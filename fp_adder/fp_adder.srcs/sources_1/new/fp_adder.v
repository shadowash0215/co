==> flow/design.v <==
`timescale 1ns / 1ps
module fp_adder(
    input clk,
    input start,
    input [63:0] A,
    input [63:0] B,
    output reg [63:0] res,
    output reg finish
    );
localparam
    unpack = 3'b001,
    special = 3'b010,
    exponent_alignment = 3'b011,
    add = 3'b100,
    normalize = 3'b101,
    overflow = 3'b110,
    pack = 3'b111;
reg running;
reg [3:0] state;
reg [3:0] next_state;
reg A_sign, B_sign, res_sign;
reg [10:0] mov_locate;
reg [10:0] A_exponent, B_exponent, res_exponent;
reg [52:0] A_fraction, B_fraction;
reg [53:0] res_fraction;
reg [52:0] A_out, B_out;
reg [52:0] A_mid, B_mid;
reg [1:0] comparison;
initial begin
    running <= 1'b0;
    res <= 64'b0;
    finish <= 1'b0;
    state <= 0;
end
always @(posedge clk) begin
    if(~running && start) begin
        res <= 64'b0;
        res_sign <= 1'b0;
        res_exponent <= 11'd0;
        res_fraction <= 52'd0;
        running <= 1'b1;
        state <= unpack;
        next_state <= special;
        finish <= 0;
        comparison <= 2'b00;
    end
    else if(running) begin
        state <= next_state;
        case(state)
            unpack: begin
                A_sign <= A[63];
                B_sign <= B[63];
                A_exponent <= A[62:52] - 11'd1023;
                B_exponent <= B[62:52] - 11'd1023;
                if (A[62:52] == 11'd0 || A[62:52] == 11'd2047) begin
                    A_fraction <= {1'b0, A[51:0]};
                end else begin
                    A_fraction <= {1'b1, A[51:0]};
                end
                if (B[62:52] == 11'd0 || B[62:52] == 11'd2047) begin
                    B_fraction <= {1'b0, B[51:0]};
                end else begin
                    B_fraction <= {1'b1, B[51:0]};
                end
                A_out <= 53'b0;
                B_out <= 53'b0;
                A_mid <= 53'b0;
                B_mid <= 53'b0;
                next_state <= special;
            end
            special: begin
                if ((A_exponent == 11'd1024 && A_fraction[51:0] != 52'd0) || (B_exponent == 11'd1024 && B_fraction[51:0] != 52'd0)) begin
                    res_sign <= 1'b1;
                    res_exponent <= 11'd2047;
                    res_fraction <= 53'b1111_1111_1111_1111_1111_1111_1111_1111_1111_1111_1111_1111_1111;
                    next_state <= pack;
                end
                else if (A_exponent == 11'b100_0000_0000) begin 
                    if (B_exponent == 11'b100_0000_0000 && A_sign != B_sign) begin
                        res_sign <= 1'b1;
                        res_exponent <= 11'd2047;
                        res_fraction <= 53'b1111_1111_1111_1111_1111_1111_1111_1111_1111_1111_1111_1111_1111;
                        next_state <= pack;
                    end else begin
                        res_sign <= A_sign;
                        res_exponent <= 11'd2047;
                        res_fraction <= 53'b0;
                        next_state <= pack;
                    end
                end
                else if (B_exponent == 11'b100_0000_0000) begin
                    res_sign <= B_sign;
                    res_exponent <= 11'd2047;
                    res_fraction <= 53'b0;
                    next_state <= pack;
                end
                else if ($signed(A_exponent) == -1023 && A_fraction == 53'd0) begin
                    res_sign <= B_sign;
                    res_exponent <= B_exponent;
                    res_fraction <= B_fraction;
                    next_state <= pack;
                end
                else if ($signed(B_exponent) == -1023 && B_fraction == 53'd0) begin
                    res_sign <= A_sign;
                    res_exponent <= A_exponent;
                    res_fraction <= A_fraction;
                    next_state <= pack;
                end
                else if ($signed(A_exponent) == -1023 || $signed(B_exponent) == -1023) begin 
                    if ($signed(A_exponent) == -1023) begin
                        A_exponent <= -1022;
                        A_fraction[52] <= 1'b0;
                        next_state <= exponent_alignment;
                    end
                    if ($signed(B_exponent) == -1023) begin
                        B_exponent <= -1022;
                        B_fraction[52] <= 1'b0;
                        next_state <= exponent_alignment;
                    end
                end else begin
                    next_state <= exponent_alignment;
                end
            end
            exponent_alignment: begin
                if ($signed(A_exponent) == $signed(B_exponent)) begin
                    if (comparison == 2'b00) begin
                        next_state <= add;
                    end
                    else if (comparison == 2'b10) begin
                        if (B_out > B_mid) begin
                            B_fraction <= B_fraction + 1'b1;
                        end 
                        else if (B_out < B_mid) begin 
                            B_fraction <= B_fraction;
                        end
                        else if (B_out == B_mid) begin
                            if (B_fraction[0] == 1) begin
                                B_fraction <= B_fraction + 1'b1;
                            end else begin
                                B_fraction <= B_fraction;
                            end
                        end
                        next_state <= add;
                    end
                    else if (comparison == 2'b01) begin
                        if (A_out > A_mid) begin
                            A_fraction <= A_fraction + 1'b1;
                        end 
                        else if (A_out < A_mid) begin 
                            A_fraction <= A_fraction;
                        end
                        else if (A_out == A_mid) begin
                            if (A_fraction[0] == 1) begin
                                A_fraction <= A_fraction + 1'b1;
                            end else begin
                                A_fraction <= A_fraction;
                            end
                        end
                        next_state <= add;
                    end
                end
                else if ($signed(A_exponent) > $signed(B_exponent)) begin
                    comparison <= 2'b10;
                    B_exponent <= B_exponent + 1'b1;
                    B_fraction <= {1'b0, B_fraction[52:1]};
                    B_out[mov_locate] <= B_fraction[0];
                    B_mid <= {B_mid[51:0], B_mid};
                    mov_locate <= mov_locate + 1'b1;
                    if (B_fraction == 53'b0) begin
                        res_sign <= A_sign;
                        res_exponent <= A_exponent;
                        res_fraction <= A_fraction;
                        next_state <= pack;
                    end
                    else begin 
                        next_state <= exponent_alignment;
                    end
                end
                else if ($signed(A_exponent) < $signed(B_exponent)) begin
                    comparison <= 2'b01;
                    A_exponent <= A_exponent + 1'b1;
                    A_fraction <= {1'b0, A_fraction[52:1]};
                    A_out[mov_locate] <= A_fraction[0];
                    A_mid <= {A_mid[51:0], A_mid};
                    mov_locate <= mov_locate + 1'b1;
                    if (A_fraction == 53'b0) begin
                        res_sign <= B_sign;
                        res_exponent <= B_exponent;
                        res_fraction <= B_fraction;
                        next_state <= pack;
                    end
                    else begin 
                        next_state <= exponent_alignment;
                    end
                end
            end
            add: begin
                if (A_sign == B_sign) begin
                    res_sign <= A_sign;
                    res_exponent <= A_exponent;
                    res_fraction <= A_fraction + B_fraction;
                    next_state <= normalize;
                end else begin
                    if (A_fraction > B_fraction) begin
                        res_sign <= A_sign;
                        res_exponent <= A_exponent;
                        res_fraction = A_fraction - B_fraction;
                        next_state <= normalize;
                    end else if (A_fraction < B_fraction) begin
                        res_sign <= B_sign;
                        res_exponent <= B_exponent;
                        res_fraction = B_fraction - A_fraction;
                        next_state <= normalize;
                    end else begin
                        res_sign <= 1'b0;
                        res_exponent <= 11'd0;
                        res_fraction <= 52'd0;
                        next_state <= pack;
                    end
                end
            end
            normalize: begin
                if (res_fraction[53]) begin 
                    res_exponent <= res_exponent + 1;
                    if (res_fraction[1:0] == 2'b11) begin
                        res_fraction <= {1'b0, res_fraction[53:1] + 1};
                    end else begin
                        res_fraction <= {1'b0, res_fraction[53:1]};
                    end
                    next_state <= overflow;
                end else begin
                    if (res_fraction[52] == 1'b0 && $signed(res_exponent) > -1022) begin
                        res_exponent <= res_exponent - 1;
                        res_fraction <= {res_fraction[51:0], 1'b0};
                        next_state <= normalize;
                    end else begin
                        next_state <= overflow;
                    end
                end
            end
            overflow: begin
                if ($signed(res_exponent) == -1022 && res_fraction[52] == 1'b0) begin
                    res_sign <= res_sign;
                    res_exponent <= -11'd1023;
                    res_fraction <= res_fraction;
                end else if (res_exponent == 11'b100_0000_0000) begin
                    res_sign <= res_sign;
                    res_exponent <= 11'h3ff;
                    res_fraction <= 52'b1111_1111_1111_1111_1111_1111_1111_1111_1111_1111_1111_1111_1111;
                end
                next_state <= pack;
            end
            pack: begin
                if ($unsigned(res_exponent) == 2047) begin
                    res[63] <= res_sign;
                    res[62:52] <= res_exponent;
                    res[51:0] <= res_fraction[51:0];
                end else if ($unsigned(res_exponent) == 0 && res_fraction == 53'd0) begin
                    res[63] <= res_sign;
                    res[62:52] <= 11'd0;
                    res[51:0] <= 52'd0;
                end else begin
                    res[63] <= res_sign;
                    res[62:52] <= res_exponent + 11'd1023;
                    res[51:0] <= res_fraction[51:0];
                end
                finish <= 1'b1;
                running <= 1'b0;
            end
        endcase
    end
end
endmodule
* Tool chain data of fp_adder *
Tool output for the design above, in the order of the flow.
Lines are those of the file above, counted from 1.
Cell names lack the library's common part.
A cell with n/a has no value.

inputs
  top = fp_adder
  clock port = clk
  standard-cell library = sky130hd
  library corner = tt_025C_1v80

* Elaborated design *
Source: Yosys, flattened and elaborated, memories not mapped. Widths are those after wreduce. Registers that Yosys merges into a memory's read port (data or address) are not register bits. Print and check cells do not count.

word-level totals
  flip-flop bits (word level) = 389
  output and inout port bits = 65

operators by class
  shifts and indexed selects = 3
  add/sub/neg operators = 15
  equality and inequality tests = 60
  bitwise logic cells = 9
  reduce/logical cells = 49
  muxes and demuxes = 169
  $lt $le $gt $ge = 9

operators by type and width
  kind                                                     number
  two-way mux 52 bit                                       21
  two-way mux 54 bit                                       15
  two-way mux 11 bit                                       40
  two-way mux 53 bit                                       8
  case mux 54 bit (select 5 bit)                           1
  logical NOT 53 bit                                       4
  case mux 53 bit (select 2 bit)                           2
  case mux 52 bit (select 2 bit)                           2
  adder 53 x 1 -> 53 bit with constant B                   3
  subtractor 53 x 53 -> 54 bit                             2
  variable shift 1 x 12 -> 53 bit                          2
  greater-than comparator 53 x 1 -> 1 bit with constant B  2
  < comparator 53 x 1 -> 1 bit with constant B             2
  AND 53 bit                                               2
  OR 53 bit                                                2
  nonzero test 52 bit                                      2
  equality test 11 bit with constant B                     9
  case mux 11 bit (select 3 bit)                           2
  two-way mux 4 bit                                        14
  case mux 11 bit (select 5 bit)                           1
  adder 53 x 53 -> 54 bit                                  1
  logical NOT 54 bit                                       1
  variable shift 1 x 12 -> 53 bit with constant A          1
  greater-than comparator 53 bit                           1
  < comparator 53 bit                                      1
  NOT 53 bit                                               1
  two-way mux 1 bit                                        50
  adder 11 x 1 -> 11 bit with constant B                   4

Other operator kinds: 48; their cells: 118.

* Depth *
Depth = most cells in a row (Yosys ltp): at word level without a register or memory, in the mapped netlist without a sequential cell, where the memories' decode and read muxes count.

depth
  depth after elaboration = 10
  ABC_AREA = 0
  depth in mapped cells = 18
  depth with buffers taken out = 14

* Netlist *
The flow's flattened synthesis, as Yosys stat reports it; memories are mapped. The netlist is that of the ABC_AREA named above (0 if unset); the other value can give another one.

cells by type
  type      number
  edfxtp_1  247
  dfxtp_1   141
  ha_1      201
  a21oi_1   434
  nor2_1    569
  xnor2_1   200
  o21ai_0   338
  nand2_1   374
  clkbuf_1  327
  a22oi_1   117
  nand3_1   162
  a221oi_1  90
  inv_1     209
  mux2i_1   69
  nor4_1    101
  nand4_1   97
  nor3_1    117
  xor2_1    41

Other cell types: 75; their cells: 867.

mapped netlist
  flip-flops = 388
  sequential part of the area = 10239.8 um2
  buffer cells = 375
  standard cells after synthesis = 4701
  synthesis area = 35784.3 um2

* Path before layout *
Source: OpenSTA report_checks on the synthesized netlist (no wires, ideal clock, input and output delay 20% of the period each), path of least setup slack; recovery checks are left aside. Register names are those of the netlist, which keeps one name where synthesis merged equal registers.

path after synthesis
  path type = reg2reg
  start = register B_exponent[8]
  end = register B_out[0]
  slack = 909 ps
  path delay = 4900 ps
  clock period = 5810 ps
  data required time = 5346 ps
  path buffers = 3
  driving pins on the path = 12
  arrival = 4436 ps
  synthesis period reached = 4901 ps

"path delay" is the arrival time less input delay plus setup time.
"driving pins on the path" counts driving pins, that of a launching flip-flop among them; a cell with two outputs on the path counts twice.
"synthesis period reached" is the clock period less the worst setup slack; recovery checks do not enter. This is arithmetic on one report: input and output delays are still those of the set period (20% each).
The rows between start and end are the longest chain of elaborated cells between them; the timing report does not say that the signal goes this way. Where chains are equally long, one stands for them.
A line is the first line of the expression or statement that the cell stems from. Yosys adds cells for indexed reads and writes and turns some case tables into memories.
A register here has more assigning lines than the two given.
Only ways into the end's enable, where the timed path ends, are counted here.

on the way, after synthesis
  cells stage by stage = edfxtp_1 > clkbuf_1 > inv_1 > ha_1 > o21ai_0 > a22oi_1 > o211ai_1 > a211oi_1 > nor2_1 > clkbuf_1 > clkbuf_1 > nor2_1
  cells in the longest elaborated chain = 3
  elaborated cells on any way between the ends = 5
  RTL lines with such cells = 2
  those cells by class = compare (1); eq/ne (3); reduce/logical (1)

ends and longest elaborated chain, after synthesis
  item                            RTL line  text
  from (decl)                     23        reg [10:0] A_exponent, B_exponent, res_exponent;
  from (assign)                   54        B_exponent <= B[62:52] - 11'd1023;
  from (assign)                   116       B_exponent <= -1022;
  greater-than comparator 11 bit  162       else if ($signed(A_exponent) > $signed(B_exponent)) begin
  inequality test 2 bit           n/a
  AND reduction 5 bit             n/a
  to (assign)                     66        B_out <= 53'b0;
  to (assign)                     166       B_out[mov_locate] <= B_fraction[0];
  to (decl)                       26        reg [52:0] A_out, B_out;

* Worst path after layout *
Path of least setup slack in the final report of flow run 1 (OpenROAD, finished layout, wires in). Where an end is a register, its clock arrival counts in the times.
The report prints the path's times to 10 ps; the period is as set.

path after layout
  path type = reg2reg
  start = register A_fraction[34]
  end = register res_fraction[51]
  arrival = 5070 ps
  data required time = 6210 ps
  clock period = 5630 ps
  path buffers = 0
  slack = 1140 ps
  driving pins on the path = 13

The rows between start and end are the longest chain of elaborated cells between them; the timing report does not say that the signal goes this way. Where chains are equally long, one stands for them.
A register here has more assigning lines than the two given.

on the way, after layout
  cells stage by stage = edfxtp_1 > inv_1 > ha_1 > nand2_1 > nor2_1 > nand3_1 > o2111a_1 > o21a_1 > o21ai_0 > a211oi_1 > mux2_2 > a22o_1 > o21ai_1
  cells in the longest elaborated chain = 7
  elaborated cells on any way between the ends = 25
  those cells by class = add/sub (3); compare (2); eq/ne (2); mux (12); reduce/logical (6)

ends and longest elaborated chain, after layout
  item                            RTL line  text
  from (decl)                     24        reg [52:0] A_fraction, B_fraction;
  from (assign)                   56        A_fraction <= {1'b0, A[51:0]};
  from (assign)                   58        A_fraction <= {1'b1, A[51:0]};
  logical NOT 53 bit              97        else if ($signed(A_exponent) == -1023 && A_fraction == 53'd0) begin
  logical AND 1 bit               97
  two-way mux 54 bit              97
  two-way mux 54 bit              91        else if (B_exponent == 11'b100_0000_0000) begin
  two-way mux 54 bit              78        else if (A_exponent == 11'b100_0000_0000) begin
  two-way mux 54 bit              72        if ((A_exponent == 11'd1024 && A_fraction[51:0] != 52'd0) || (B_exponent == 11'd1024 && B_fraction[51:0] != 52 ...
  case mux 54 bit (select 5 bit)  49        case(state)
  to (assign)                     100       res_fraction <= B_fraction;
  to (assign)                     106       res_fraction <= A_fraction;
  to (decl)                       25        reg [53:0] res_fraction;

Wiki page: fp_adder / flow data

Stored flow runs of fp_adder (2 of them; Yosys, OpenROAD, sky130hd). They differ in their settings and are not a sequence. Constraints: input delay and output delay 20% of the set period each, output load 0.01 pF.
By "clock period reached" is meant the clock period of the run minus its worst setup slack. This is arithmetic on one report: input and output delays are still those of the set period (20% each).
By "time used up by the worst setup path" is meant the share of the clock period that the worst setup path is allowed (20% is reserved at inputs, 20% at outputs), minus its slack. Clock arrival times at its registers enter into it.
"time used up by the worst setup path" is given in steps of 10 ps.
Among the settings, . means not set for that run.

setting or result                          flow run 1  flow run 2
period_ns                                  5.63        5.62
CORE_UTILIZATION                           48          40
SETUP_SLACK_MARGIN                         1.18        .
PLACE_DENSITY                              0.47        .
HOLD_SLACK_MARGIN                          0.29        .
CORE_MARGIN                                8           2
GPL_TIMING_DRIVEN                          1           .
CTS_CLUSTER_SIZE                           33          .
MIN_ROUTING_LAYER                          met1        .
CAP_MARGIN                                 20          20
SLEW_MARGIN                                20          20
Yosys chip area after synthesis (um2)      35784.3     35784.3
area inside the die boundary (um2)         83544.1     91869.6
standard-cell area after layout (um2)      41265.8     41091.9
post-layout utilization (%)                55.7        46.4
setup slack of the worst path (ps)         1144        398
setup total negative slack (ps)            0           0
final worst hold slack (ps)                457         452
clock period reached (ps)                  4486        5222
time used up by the worst setup path (ps)  4490        5220
kind of the worst setup path               reg2reg     reg2reg
